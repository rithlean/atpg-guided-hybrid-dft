==> flow/design.v <==
module b04(RESTART,AVERAGE,ENABLE,DATA_IN,DATA_OUT,RESET,CLOCK);
input CLOCK;
input RESET;
input RESTART;
input AVERAGE;
input ENABLE;
input signed [7:0] DATA_IN;
output [7:0] DATA_OUT;
reg signed [7:0] DATA_OUT;
parameter sA = 0;
parameter sB = 1;
parameter sC = 2;
reg [1:0] stato;
reg signed [31:0] RMAX, RMIN, RLAST, REG1, REG2, REG3, REG4, REGD,test;
reg signed [31:0] temp;
reg RES, AVE, ENA;
always @(posedge CLOCK, posedge RESET) begin 
    if(RESET == 1'b1) begin
        stato = sA;
        RMAX <= 0;       
        RMIN <= 0;       
        RLAST = 0;
        REG1 = 0;
        REG2 = 0;
        REG3 = 0;
        REG4 = 0;
        REGD = 127;
        temp = 0;
        DATA_OUT <= 0;   
        RES = 0;
        ENA = 0;
        AVE = 0;
    end else begin
        RES = RESTART;
        ENA = ENABLE;
        AVE = AVERAGE;
        case(stato)
            sA : begin
                stato = sB;
            end
            sB : begin
                RMAX <= DATA_IN;
                RMIN <= DATA_IN;
                REG1 = 0;
                REG2 = 0;
                REG3 = 0;
                REG4 = 0;
                RLAST = 0;
                DATA_OUT <= 0;
                stato = sC;
            end
            sC : begin
                if((ENA == 1'b1)) begin
                    RLAST = DATA_IN;
                end
                if((RES == 1'b1)) begin
                    test = (RMAX + RMIN);
                    REGD = test[6:0];
                    temp = RMAX + RMIN;
                    if((temp >= 0)) begin
                        DATA_OUT <= REGD / 2;
                    end
                    else begin
                        DATA_OUT <=  -(( -REGD) / 2);
                    end
                end
                else if((ENA == 1'b1)) begin
                    if((AVE == 1'b1)) begin
                        DATA_OUT <= REG4;
                    end
                    else begin
                        test =(DATA_IN + REG4);
                        REGD = test[6:0];
                        temp = DATA_IN + REG4;
                        if((temp >= 0)) begin
                            DATA_OUT <= REGD / 2;
                        end
                        else begin
                            DATA_OUT <=  -(( -REGD) / 2);
                        end
                    end
                end
                else begin
                    DATA_OUT <= RLAST;
                end
                if(DATA_IN > RMAX) begin
                    RMAX <= DATA_IN;
                end
                else if(DATA_IN < RMIN) begin
                    RMIN <= DATA_IN;
                end
                REG4 = REG3;
                REG3 = REG2;
                REG2 = REG1;
                REG1 = DATA_IN;
                stato = sC;
            end
        endcase
    end
end
endmodule
; ---- Step by step through the tools: b04
; What the tools print for b04, step after step.
; Lines are those of the file above, counted from 1.
; Operators carry their Yosys type and port widths (W data, S select, Z words).
; The mark n/a stands for no value.
[design]
design = b04
clock = CLOCK
cell_library = sky130hd
lib_corner = tt_025C_1v80

; ---- Word level
; Counts by Yosys on the flattened word-level netlist (proc, flatten, opt, wreduce; memories kept). Register bits leave out memories and registers merged into their read ports (data or address). Print and check cells are left out.
[classes]
n_eq = 5
n_cmp = 4
add_sub_neg = 8
logic = 2
reduce_logical = 6
muxes = 18
[ops]
columns = op, n
row1 = $pmux W32 S2, 6
row2 = $mux W32, 3
row3 = $ge A32 B1 Y1 const B, 2
row4 = $neg A7 Y32, 2
row5 = $mux W8, 6
row6 = $add A32 B32 Y32, 1
row7 = $add A8 B32 Y32, 1
row8 = $gt A8 B32 Y1, 1
row9 = $lt A8 B32 Y1, 1
row10 = $pmux W8 S2, 2
row11 = $add A8 B1 Y8, 2
row12 = $neg A8 Y8, 2
row13 = $ne A2 B2 Y1 const B, 3
row14 = $reduce_bool A2 Y1, 2
row15 = $pmux W2 S2, 1
row16 = $reduce_and A3 Y1, 1
row17 = $and A1 B1 Y1, 2
row18 = $eq A2 B1 Y1 const B, 1
row19 = $eq A2 B2 Y1 const B, 1
row20 = $logic_not A2 Y1, 1
row21 = $reduce_and A2 Y1, 1
row22 = $reduce_or A2 Y1, 1
[bits]
register_bits = 210
output_inout_bits = 8
input_bits = 13
word_cells = 52

; ---- Depth
; Depth = most cells in a row (Yosys ltp): at word level without a register or memory, in the mapped netlist without a sequential cell, where the memories' decode and read muxes count.
[logic_depth]
depth_word = 10
abc_area = 0
depth_mapped = 17
mapped_depth_nobuf = 17

; ---- Netlist
; Yosys stat after the flow's synthesis: flattened, memories mapped to cells. It holds for the ABC_AREA given above (unset counts as 0); a run with the other value may have another netlist.
[mapped]
n_buf = 23
stdcells = 544
sequential_area_um2 = 1677.9
ff_cells = 67
synth_area_um2 = 4775.8
[by_type]
columns = type, n, type_area_um2
row1 = sky130_fd_sc_hd__dfrtp_1, 66, 1.65E+03
row2 = sky130_fd_sc_hd__ha_1, 43, 538.016
row3 = sky130_fd_sc_hd__nand2_1, 92, 345.331
row4 = sky130_fd_sc_hd__o21ai_0, 51, 255.245
row5 = sky130_fd_sc_hd__inv_1, 44, 165.158
row6 = sky130_fd_sc_hd__mux2_2, 14, 157.651
row7 = sky130_fd_sc_hd__mux2i_1, 14, 140.134
row8 = sky130_fd_sc_hd__a21oi_1, 20, 100.096
row9 = sky130_fd_sc_hd__nor2_1, 26, 97.594
row10 = sky130_fd_sc_hd__xnor2_1, 10, 87.584
row11 = sky130_fd_sc_hd__a211oi_1, 11, 82.579
row12 = sky130_fd_sc_hd__fa_1, 4, 80.077
row13 = sky130_fd_sc_hd__o21a_1, 9, 67.565
row14 = sky130_fd_sc_hd__nor3_1, 12, 60.058
row15 = sky130_fd_sc_hd__o211ai_1, 7, 52.55
row16 = sky130_fd_sc_hd__nand4_1, 8, 50.048
row17 = sky130_fd_sc_hd__o22ai_1, 8, 50.048
row18 = sky130_fd_sc_hd__clkbuf_1, 13, 48.797
; Other cell types: 48; their cells: 92.

; ---- Path before layout
; Source: OpenSTA report_checks on the synthesized netlist (no wires, ideal clock, input and output delay 20% of the period each), path of least setup slack; recovery checks are left aside. Register names are those of the netlist, which keeps one name where synthesis merged equal registers.
[synth_path]
path_kind = input to register
from = in DATA_IN[0]
to = reg DATA_OUT[5]
input_delay_ps = 846
path_slack_ps = 316
setup_ps = 110
t_first_pin_ps = 846
driving_pins = 16
required_ps = 4120
period_ps = 4230
path_buffers = 1
arrival_time_ps = 3804
path_delay_ps = 3068
synth_period_reached_ps = 3914
; "path_delay_ps" is the arrival time less input delay plus setup time.
; "driving_pins": output pins that drive a net of the path, with the launching flip-flop's if there is one; two outputs of one cell count as two.
; "synth_period_reached_ps" is the clock period less the worst setup slack; recovery checks do not enter. This is arithmetic on one report: input and output delays are still those of the set period (20% each).
; The rows between start and end are the longest chain of elaborated cells between them; the timing report does not say that the signal goes this way. Where chains are equally long, one stands for them.
; Each line given opens the expression or statement behind the cell; cells for indexed reads and writes are added by Yosys, which also makes memories of some case tables.
; A register here has more assigning lines than the two given.
[synth_via]
cell_sequence = sky130_fd_sc_hd__ha_1 sky130_fd_sc_hd__inv_1 sky130_fd_sc_hd__fa_1 sky130_fd_sc_hd__nand2b_1 sky130_fd_sc_hd__a21oi_2 sky130_fd_sc_hd__xnor2_1 sky130_fd_sc_hd__o311ai_1 sky130_fd_sc_hd__and2_1 sky130_fd_sc_hd__buf_2 sky130_fd_sc_hd__ha_1 sky130_fd_sc_hd__a31oi_1 sky130_fd_sc_hd__mux2i_1 sky130_fd_sc_hd__mux2i_1 sky130_fd_sc_hd__nor2_1 sky130_fd_sc_hd__a21oi_1 sky130_fd_sc_hd__o41ai_1
elab_chain_len = 10
cells_between = 11
cone_classes = add/sub (4); compare (1); mux (5); logic (1)
[synth_rtl]
columns = item, line_no
row1 = "start, declared", 7  ; input signed [7:0] DATA_IN;
row2 = $add A8 B32 Y32, 72  ; test =(DATA_IN + REG4);
row3 = $neg A7 Y32, 79  ; DATA_OUT <=  -(( -REGD) / 2);
row4 = $and A1 B1 Y1, n/a
row5 = $add A8 B1 Y8, n/a
row6 = $neg A8 Y8, 79
row7 = $mux W8, 75  ; if((temp >= 0)) begin
row8 = $mux W8, 68  ; if((AVE == 1'b1)) begin
row9 = $mux W8, 67  ; else if((ENA == 1'b1)) begin
row10 = $mux W8, 56  ; if((RES == 1'b1)) begin
row11 = $pmux W8 S2, 37  ; case(stato)
row12 = "end, assigned", 61  ; DATA_OUT <= REGD / 2;
row13 = "end, assigned", 64  ; DATA_OUT <=  -(( -REGD) / 2);
row14 = "end, declared", 8  ; output [7:0] DATA_OUT;

; ---- Path in the finished layout
; From the final timing report of run 1: the path of least setup slack in the routed layout; clock arrival at registers is part of the times.
; The path's times are printed in steps of 10 ps; the period is the one set.
[layout_path]
path_kind = register to register
from = reg RMAX[0]
to = reg DATA_OUT[7]
path_buffers = 0
driving_pins = 17
required_ps = 5100
path_slack_ps = 310
t_first_pin_ps = 340
period_ps = 4820
arrival_time_ps = 4790
setup_ps = 60
; The rows between start and end are the longest chain of elaborated cells between them; the timing report does not say that the signal goes this way. Where chains are equally long, one stands for them.
; A register here has more assigning lines than the two given.
[layout_via]
cell_sequence = sky130_fd_sc_hd__dfrtp_1 sky130_fd_sc_hd__ha_1 sky130_fd_sc_hd__fa_1 sky130_fd_sc_hd__a21o_1 sky130_fd_sc_hd__a211oi_1 sky130_fd_sc_hd__o221ai_1 sky130_fd_sc_hd__nor3_1 sky130_fd_sc_hd__xnor2_1 sky130_fd_sc_hd__ha_1 sky130_fd_sc_hd__o21a_1 sky130_fd_sc_hd__o31a_1 sky130_fd_sc_hd__o21ai_0 sky130_fd_sc_hd__nand4_1 sky130_fd_sc_hd__and3_1 sky130_fd_sc_hd__a2111oi_2 sky130_fd_sc_hd__mux2i_1 sky130_fd_sc_hd__nand2_1
elab_chain_len = 8
cells_between = 9
cone_classes = add/sub (4); compare (1); mux (3); logic (1)
[layout_rtl]
columns = item, line_no
row1 = "start, declared", 14  ; reg signed [31:0] RMAX, RMIN, RLAST, REG1, REG2, REG3, REG4, REGD,test;
row2 = "start, assigned", 20  ; RMAX <= 0;
row3 = "start, assigned", 42  ; RMAX <= DATA_IN;
row4 = $add A32 B32 Y32, 57  ; test = (RMAX + RMIN);
row5 = $neg A7 Y32, 64  ; DATA_OUT <=  -(( -REGD) / 2);
row6 = $and A1 B1 Y1, n/a
row7 = $add A8 B1 Y8, n/a
row8 = $neg A8 Y8, 64
row9 = $mux W8, 60  ; if((temp >= 0)) begin
row10 = $mux W8, 56  ; if((RES == 1'b1)) begin
row11 = $pmux W8 S2, 37  ; case(stato)
row12 = "end, assigned", 61  ; DATA_OUT <= REGD / 2;
row13 = "end, assigned", 64
row14 = "end, declared", 8  ; output [7:0] DATA_OUT;

Lab notebook: b04

Flow measurements of b04 on sky130hd: 2 stored runs with different settings, listed in no order. Input and output delays are each 20% of the period that was set; the output load is 0.01 pF.
"timing.achieved_period_ps": clock period set for the run, less the worst setup slack. It is reckoned from that one timing run; input and output delays stay at 20% of the period that was set.
"critical_path_time_ps" = time allowed to the worst setup path (clock period - input delay - output delay, where it has them) - its slack; a late launch clock adds to it, a late capture clock takes from it.
"critical_path_time_ps" is given in steps of 10 ps.

# run 1
==> flow/run.sh <==
#!/bin/bash
# the make line also repeats the synthesis and layout settings of config.mk as NAME=value (left out here)
make -C /OpenROAD-flow-scripts/flow DESIGN_CONFIG=/design/flow/config.mk WORK_HOME=/design/flow/orfs CLKGATE_MAP_FILE= finish
==> flow/config.mk <==
export PLATFORM = sky130hd
export DESIGN_NAME = b04
export DESIGN_NICKNAME = b04
export VERILOG_FILES = /design/flow/design.v
export SDC_FILE = /design/flow/constraint.sdc
export NUM_CORES = 4
export LEC_CHECK = 0
export CAP_MARGIN = 20
export CORE_MARGIN = 2
export CORE_UTILIZATION = 66
export SLEW_MARGIN = 20
==> flow/constraint.sdc <==
create_clock -name core_clock -period 4.82 [get_ports {CLOCK}]
set_input_delay 0.9640 -clock core_clock [delete_from_list [all_inputs] [get_ports {CLOCK}]]
set_output_delay 0.9640 -clock core_clock [all_outputs]
set_load 0.01 [all_outputs]

==> run 1: results <==
tns_setup_ps=0
setup_worst_slack_ps=311
critical_path_time_ps=4510
worst_path_kind="register to register"
post_route_util_pct=74.3
post_synth_area_um2=4775.8
timing.achieved_period_ps=4509
die_area_um2=7932.6

# run 2
==> flow/run.sh <==
#!/bin/bash
# the make line also repeats the synthesis and layout settings of config.mk as NAME=value (left out here)
make -C /OpenROAD-flow-scripts/flow DESIGN_CONFIG=/design/flow/config.mk WORK_HOME=/design/flow/orfs CLKGATE_MAP_FILE= finish
==> flow/config.mk <==
export PLATFORM = sky130hd
export DESIGN_NAME = b04
export DESIGN_NICKNAME = b04
export VERILOG_FILES = /design/flow/design.v
export SDC_FILE = /design/flow/constraint.sdc
export NUM_CORES = 4
export LEC_CHECK = 0
export ABC_AREA = 0
export CAP_MARGIN = 10
export CORE_ASPECT_RATIO = 0.63
export CORE_MARGIN = 5
export CORE_UTILIZATION = 39
export GPL_ROUTABILITY_DRIVEN = 0
export MAX_ROUTING_LAYER = met5
export PLACE_DENSITY = 0.59
export SETUP_SLACK_MARGIN = 0.53
export SLEW_MARGIN = 20
==> flow/constraint.sdc <==
create_clock -name core_clock -period 3.34 [get_ports {CLOCK}]
set_input_delay 0.6680 -clock core_clock [delete_from_list [all_inputs] [get_ports {CLOCK}]]
set_output_delay 0.6680 -clock core_clock [all_outputs]
set_load 0.01 [all_outputs]

==> run 2: results <==
tns_setup_ps=-668
setup_worst_slack_ps=-586
critical_path_time_ps=3930
worst_path_kind="register to register"
post_route_util_pct=57.7
post_synth_area_um2=4775.8
timing.achieved_period_ps=3926
die_area_um2=14618.5
