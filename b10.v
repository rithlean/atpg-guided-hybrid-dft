==> flow/design.v <==
module b10(r_button, g_button, key, start, reset, test, cts, ctr, rts, rtr, clock, v_in, v_out);
    input clock;
    input reset;
    input r_button;
    input g_button;
    input key;
    input start;
    input test;
    input rts;
    input rtr;
    input [3:0] v_in;
    output reg [3:0] v_out;
    output reg cts;
    output reg ctr;
    reg [3:0] stato;
    reg voto0, voto1, voto2, voto3;
    reg [3:0] sign;
    reg last_g, last_r;
    parameter STARTUP   = 0;
    parameter STANDBY   = 1;
    parameter GET_IN    = 2;
    parameter START_TX  = 3;
    parameter SEND      = 4;
    parameter TX_2_RX   = 5;
    parameter RECEIVE   = 6;
    parameter RX_2_TX   = 7;
    parameter END_TX    = 8;
    parameter TEST_1    = 9;
    parameter TEST_2    = 10;
    always @(posedge clock or posedge reset) begin 
        if(reset) begin
            stato   <= STARTUP;
            voto0   <= 1'b0;  
            voto1   <= 1'b0;  
            voto2   <= 1'b0;  
            voto3   <= 1'b0;  
            sign    <= 4'b0000;
            last_g  <= 1'b0;
            last_r  <= 1'b0;
            cts     <= 1'b0;
            ctr     <= 1'b0;
            v_out   <= 4'b0000;
        end 
        else begin
            case(stato)
                STARTUP : begin
                    voto0 <= 1'b0;  
                    voto1 <= 1'b0;
                    voto2 <= 1'b0;
                    voto3 <= 1'b0;
                    cts   <= 1'b0;
                    ctr   <= 1'b0;
                    if(test == 1'b0) begin
                        sign  <= 4'b0000;
                        stato <= TEST_1;
                    end
                    else begin
                        stato <= STANDBY;
                    end
                end
                STANDBY : begin
                    if(start == 1'b1) begin
                        voto0 <= 1'b0;  
                        voto1 <= 1'b0;
                        voto2 <= 1'b0;
                        voto3 <= 1'b0;
                        stato <= GET_IN;
                    end
                    if(rtr == 1'b1)      cts <= 1'b1;
                    else if(rtr == 1'b0) cts <= 1'b0;
                end
                GET_IN : begin
                    if(start == 1'b0) begin
                        stato <= START_TX;
                    end
                    else if(key == 1'b1) begin
                        voto0 <= key;
                        if(((g_button ^ last_g) & (g_button)) == 1'b1) begin
                            voto1 <= ~voto1;  
                        end
                        if(((r_button ^ last_r) & (r_button)) == 1'b1) begin
                            voto2 <= ~voto2;
                        end
                        last_g <= g_button;
                        last_r <= r_button;
                    end
                    else begin
                        voto0 <= 1'b0;  
                        voto1 <= 1'b0;
                        voto2 <= 1'b0;
                        voto3 <= 1'b0;
                    end
                end
                START_TX : begin
                    voto3 <= voto0 ^ (voto1 ^ voto2);  
                    stato <= SEND;
                    voto0 <= 1'b0;  
                end
                SEND : begin
                    if(rtr == 1'b1) begin
                        v_out[0] <= voto0;
                        v_out[1] <= voto1;
                        v_out[2] <= voto2;
                        v_out[3] <= voto3;
                        cts      <= 1'b1;
                        if(voto0 == 1'b0 && voto1 == 1'b1 && voto2 == 1'b1 && voto3 == 1'b0) begin
                            stato <= END_TX;
                        end
                        else begin
                            stato <= TX_2_RX;
                        end
                    end
                end
                TX_2_RX : begin
                    if(rts == 1'b0) begin
                        ctr   <= 1'b1;
                        stato <= RECEIVE;
                    end
                end
                RECEIVE : begin
                    if(rts == 1'b1) begin
                        voto0 <= v_in[0];  
                        voto1 <= v_in[1];
                        voto2 <= v_in[2];
                        voto3 <= v_in[3];
                        ctr   <= 1'b0;
                        stato <= RX_2_TX;
                    end
                end
                RX_2_TX : begin
                    if(rtr == 1'b0) begin
                        cts   <= 1'b0;
                        stato <= SEND;
                    end
                end
                END_TX : begin
                    if(rtr == 1'b0) begin
                        cts   <= 1'b0;
                        stato <= STANDBY;
                    end
                end
                TEST_1 : begin
                    voto0 <= v_in[0];  
                    voto1 <= v_in[1];
                    voto2 <= v_in[2];
                    voto3 <= v_in[3];
                    sign  <= 4'b1000;
                    if(voto0 == 1'b1 && voto1 == 1'b1 && voto2 == 1'b1 && voto3 == 1'b1) begin
                        stato <= TEST_2;
                    end
                end
                TEST_2 : begin
                    voto0 <= 1'b1 ^ sign[3]; 
                    stato <= SEND;
                end
            endcase
        end
    end
endmodule
# Tool chain data of b10
# The steps from the RTL of b10 to its reports follow in flow order.
# Line numbers count from 1 in the design file above.
# Operators: Yosys type, input widths -> output width; for muxes data width and select width s.
# Library cell names are shortened.
# The mark -- stands for no value.
[design] top="b10" clk_port="clock" library="sky130hd" corner="tt_025C_1v80"

# Word-level counts
# Counts by Yosys on the flattened word-level netlist (proc, flatten, opt, wreduce; memories kept). Register bits leave out memories and registers merged into their read ports (data or address). Print and check cells are left out. Cells with the same type and inputs are merged into one.
[bits] register_bits=20 input_bits=13 word_cells=115
[classes] eq_ne=24 mux=39 bitwise=11 reduce_logical=27
[op_table] operator="$mux 4" n=11
[op_table] operator="$pmux 4 s10" n=1
[op_table] operator="$ne 2x2->1 const B" n=12
[op_table] operator="$mux 1" n=20
[op_table] operator="$eq 4x3->1 const B" n=4
[op_table] operator="$reduce_and 5->1" n=3
[op_table] operator="$eq 4x4->1 const B" n=3
[op_table] operator="$reduce_bool 6->1" n=2
[op_table] operator="$pmux 1 s6" n=2
[op_table] operator="$reduce_bool 10->1" n=1
[op_table] operator="$reduce_bool 5->1" n=2
[op_table] operator="$pmux 1 s5" n=2
[op_table] operator="$reduce_and 3->1" n=3
[op_table] operator="$reduce_and 9->1" n=1
[op_table] operator="$eq 4x2->1 const B" n=2
[op_table] operator="$pmux 4 s2" n=1
[op_table] operator="$logic_and 1x1->1" n=6
[op_table] operator="$reduce_or 2->1" n=3
[op_table] operator="$ne 3x3->1 const B" n=2
[op_table] operator="$not 1->1" n=5
[op_table] operator="$xor 1x1->1" n=4
[op_table] operator="$reduce_and 2->1" n=2
[op_table] operator="$eq 4x1->1 const B" n=1
[op_table] operator="$logic_not 4->1" n=1
[op_table] operator="$reduce_and 4->1" n=1
[op_table] operator="$pmux 1 s4" n=1
[op_table] operator="$reduce_bool 3->1" n=1
[op_table] operator="$pmux 1 s3" n=1
# Not listed: further kinds 2, cells in them 3.

# Logic depth
# Yosys ltp: most cells in a row. Word level: on the elaborated netlist, between registers, memories and ports. Mapped: between sequential cells and ports; inverters and the memories' decode and read muxes count.
[logic_depth] word_depth=7 ABC_AREA=0 ltp_mapped=4

# Netlist
# Source: synth_stat.txt of the flow (Yosys; design flattened, memories mapped). It holds for the ABC_AREA given above (unset counts as 0); a run with the other value may have another netlist.
# Totals and module areas in this step are rounded.
[mapped] mapped_cells=103 yosys_area_um2=1090 sequential_area_um2=602 flip_flops=24 buf_cells=0
[types] type="dfrtp_1" n=23 type_area_um2=575.552
[types] type="mux2_2" n=6 type_area_um2=67.565
[types] type="a21oi_1" n=9 type_area_um2=45.043
[types] type="nand2_1" n=11 type_area_um2=41.29
[types] type="o21ai_0" n=8 type_area_um2=40.038
[types] type="inv_1" n=8 type_area_um2=30.029
[types] type="nor2_1" n=8 type_area_um2=30.029
[types] type="dfstp_2" n=1 type_area_um2=26.275
[types] type="a221o_1" n=2 type_area_um2=20.019
[types] type="a22o_2" n=2 type_area_um2=20.019
[types] type="a31oi_1" n=3 type_area_um2=18.768
[types] type="nor2b_1" n=3 type_area_um2=18.768
[types] type="xnor2_1" n=2 type_area_um2=17.517
[types] type="mux2_4" n=1 type_area_um2=15.014
[types] type="o221a_2" n=1 type_area_um2=11.261
[types] type="or4_4" n=1 type_area_um2=11.261
[types] type="o311a_1" n=1 type_area_um2=10.01
[types] type="a21o_2" n=1 type_area_um2=8.758
# Other cell types: 12; their cells: 12.

# Worst setup path after synthesis
# Path of least setup slack by OpenSTA after synthesis, without wires, with an ideal clock, recovery checks aside; 20% of the period is set as input and as output delay. Where synthesis merged equal registers, the netlist keeps one of their names.
[synth_path] path_type="reg2reg" startpoint="register stato" endpoint="register voto3" clock_period_ps=3370 launch_ps=0 arrival_ps=1540 required_ps=3245 setup_slack_ps=1705 delay_ps=1665 driving_pins=4 path_buffers=0 period_less_setup_slack_ps=1665
# "delay_ps" = arrival - input delay + setup time.
# "driving_pins" counts driving pins, that of a launching flip-flop among them; a cell with two outputs on the path counts twice.
# "period_less_setup_slack_ps" = period - worst setup slack (recovery checks aside). The figure is calculated, with input and output delays left at 20% of the set period.
# Where an end lacks its bit number, it is one bit of the signal, or one of the new flip-flops if synthesis recoded a state register.
# Between the ends stands the longest chain of elaborated cells between them, by number of cells; it is not shown to be the way that was timed. Of several equally long chains one is given.
# Each line given opens the expression or statement behind the cell; cells for indexed reads and writes are added by Yosys, which also makes memories of some case tables.
# At most two assigning lines are given for a register; there are more.
[synth_via] path_cell_list="dfrtp_1 -> or4_4 -> o311a_1 -> mux2_4" elab_chain_len=3 cells_between=13 cone_classes="eq/ne (9); mux (1); reduce/logical (3)"
[synth_lines] element="start: declaration" line=15 rtl="reg [3:0] stato;"
[synth_lines] element="start: assignment" line=32 rtl="stato   <= STARTUP;"
[synth_lines] element="start: assignment" line=55 rtl="stato <= TEST_1;"
[synth_lines] element="$eq 4x4->1" line=45 rtl="case(stato)"
[synth_lines] element="$reduce_bool 6->1"
[synth_lines] element="$reduce_and 5->1"
[synth_lines] element="end: assignment" line=95 rtl="voto3 <= voto0 ^ (voto1 ^ voto2);"
[synth_lines] element="end: assignment" line=125 rtl="voto3 <= v_in[3];"
[synth_lines] element="end: declaration" line=16 rtl="reg voto0, voto1, voto2, voto3;"

# Timing after layout
# From the final timing report of stored run 1: the path of least setup slack in the routed layout; clock arrival at registers is part of the times.
# The path's times are printed in steps of 10 ps; the period is the one set.
[layout_path] path_type="reg2reg" startpoint="register stato" endpoint="register voto3" clock_period_ps=2170 launch_ps=320 arrival_ps=1980 required_ps=2400 setup_slack_ps=410 driving_pins=4 path_buffers=0
# Where an end lacks its bit number, it is one bit of the signal, or one of the new flip-flops if synthesis recoded a state register.
# Between the ends stands the longest chain of elaborated cells between them, by number of cells; it is not shown to be the way that was timed. Of several equally long chains one is given.
# At most two assigning lines are given for a register; there are more.
[layout_via] path_cell_list="dfrtp_1 -> or4_4 -> o311a_1 -> mux2_4" elab_chain_len=3 cells_between=13 cone_classes="eq/ne (9); mux (1); reduce/logical (3)"
[layout_lines] element="start: declaration" line=15 rtl="reg [3:0] stato;"
[layout_lines] element="start: assignment" line=32 rtl="stato   <= STARTUP;"
[layout_lines] element="start: assignment" line=55 rtl="stato <= TEST_1;"
[layout_lines] element="$eq 4x4->1" line=45 rtl="case(stato)"
[layout_lines] element="$reduce_bool 6->1"
[layout_lines] element="$reduce_and 5->1"
[layout_lines] element="end: assignment" line=95 rtl="voto3 <= voto0 ^ (voto1 ^ voto2);"
[layout_lines] element="end: assignment" line=125 rtl="voto3 <= v_in[3];"
[layout_lines] element="end: declaration" line=16 rtl="reg voto0, voto1, voto2, voto3;"

# Flow measurements of b10 on sky130hd: 2 stored runs with different settings, listed in no order. Input and output delays are each 20% of the period that was set; the output load is 0.01 pF.
# "critical_path_time_ps" is the time allowed to the run's worst setup path (the clock period less input and output delay, where it has them) less its slack. Clock arrival times count: a late capture clock shortens it, a late launch clock lengthens it.
# "critical_path_time_ps" is known to 10 ps.
# The measured numbers are rounded.
run="stored run 1" settings period_ns=2.17 CORE_UTILIZATION=45 SETUP_SLACK_MARGIN=-0.15 PLACE_DENSITY_LB_ADDON=0.09 CORE_ASPECT_RATIO=1.26 CELL_PAD_IN_SITES_DETAIL_PLACEMENT=1 TNS_END_PERCENT=35 ABC_AREA=0 CTS_CLUSTER_SIZE=64 CAP_MARGIN=30 MAX_ROUTING_LAYER="met5" CORE_MARGIN=2 SLEW_MARGIN=20
run="stored run 1" results critical_path_time_ps=1760 critical_path_kind="reg2reg" final_cell_area_um2=1370 ys_area_um2=1090 tns_setup_ps=0 dieArea_um2=2830 worstSetupSlack_ps=415
run="stored run 2" settings period_ns=1.73 SETUP_SLACK_MARGIN=0.16 CAP_MARGIN=20 CORE_MARGIN=2 CORE_UTILIZATION=40 SLEW_MARGIN=20
run="stored run 2" results critical_path_time_ps=1690 critical_path_kind="reg2reg" final_cell_area_um2=1410 ys_area_um2=1090 tns_setup_ps=0 dieArea_um2=3160 worstSetupSlack_ps=39
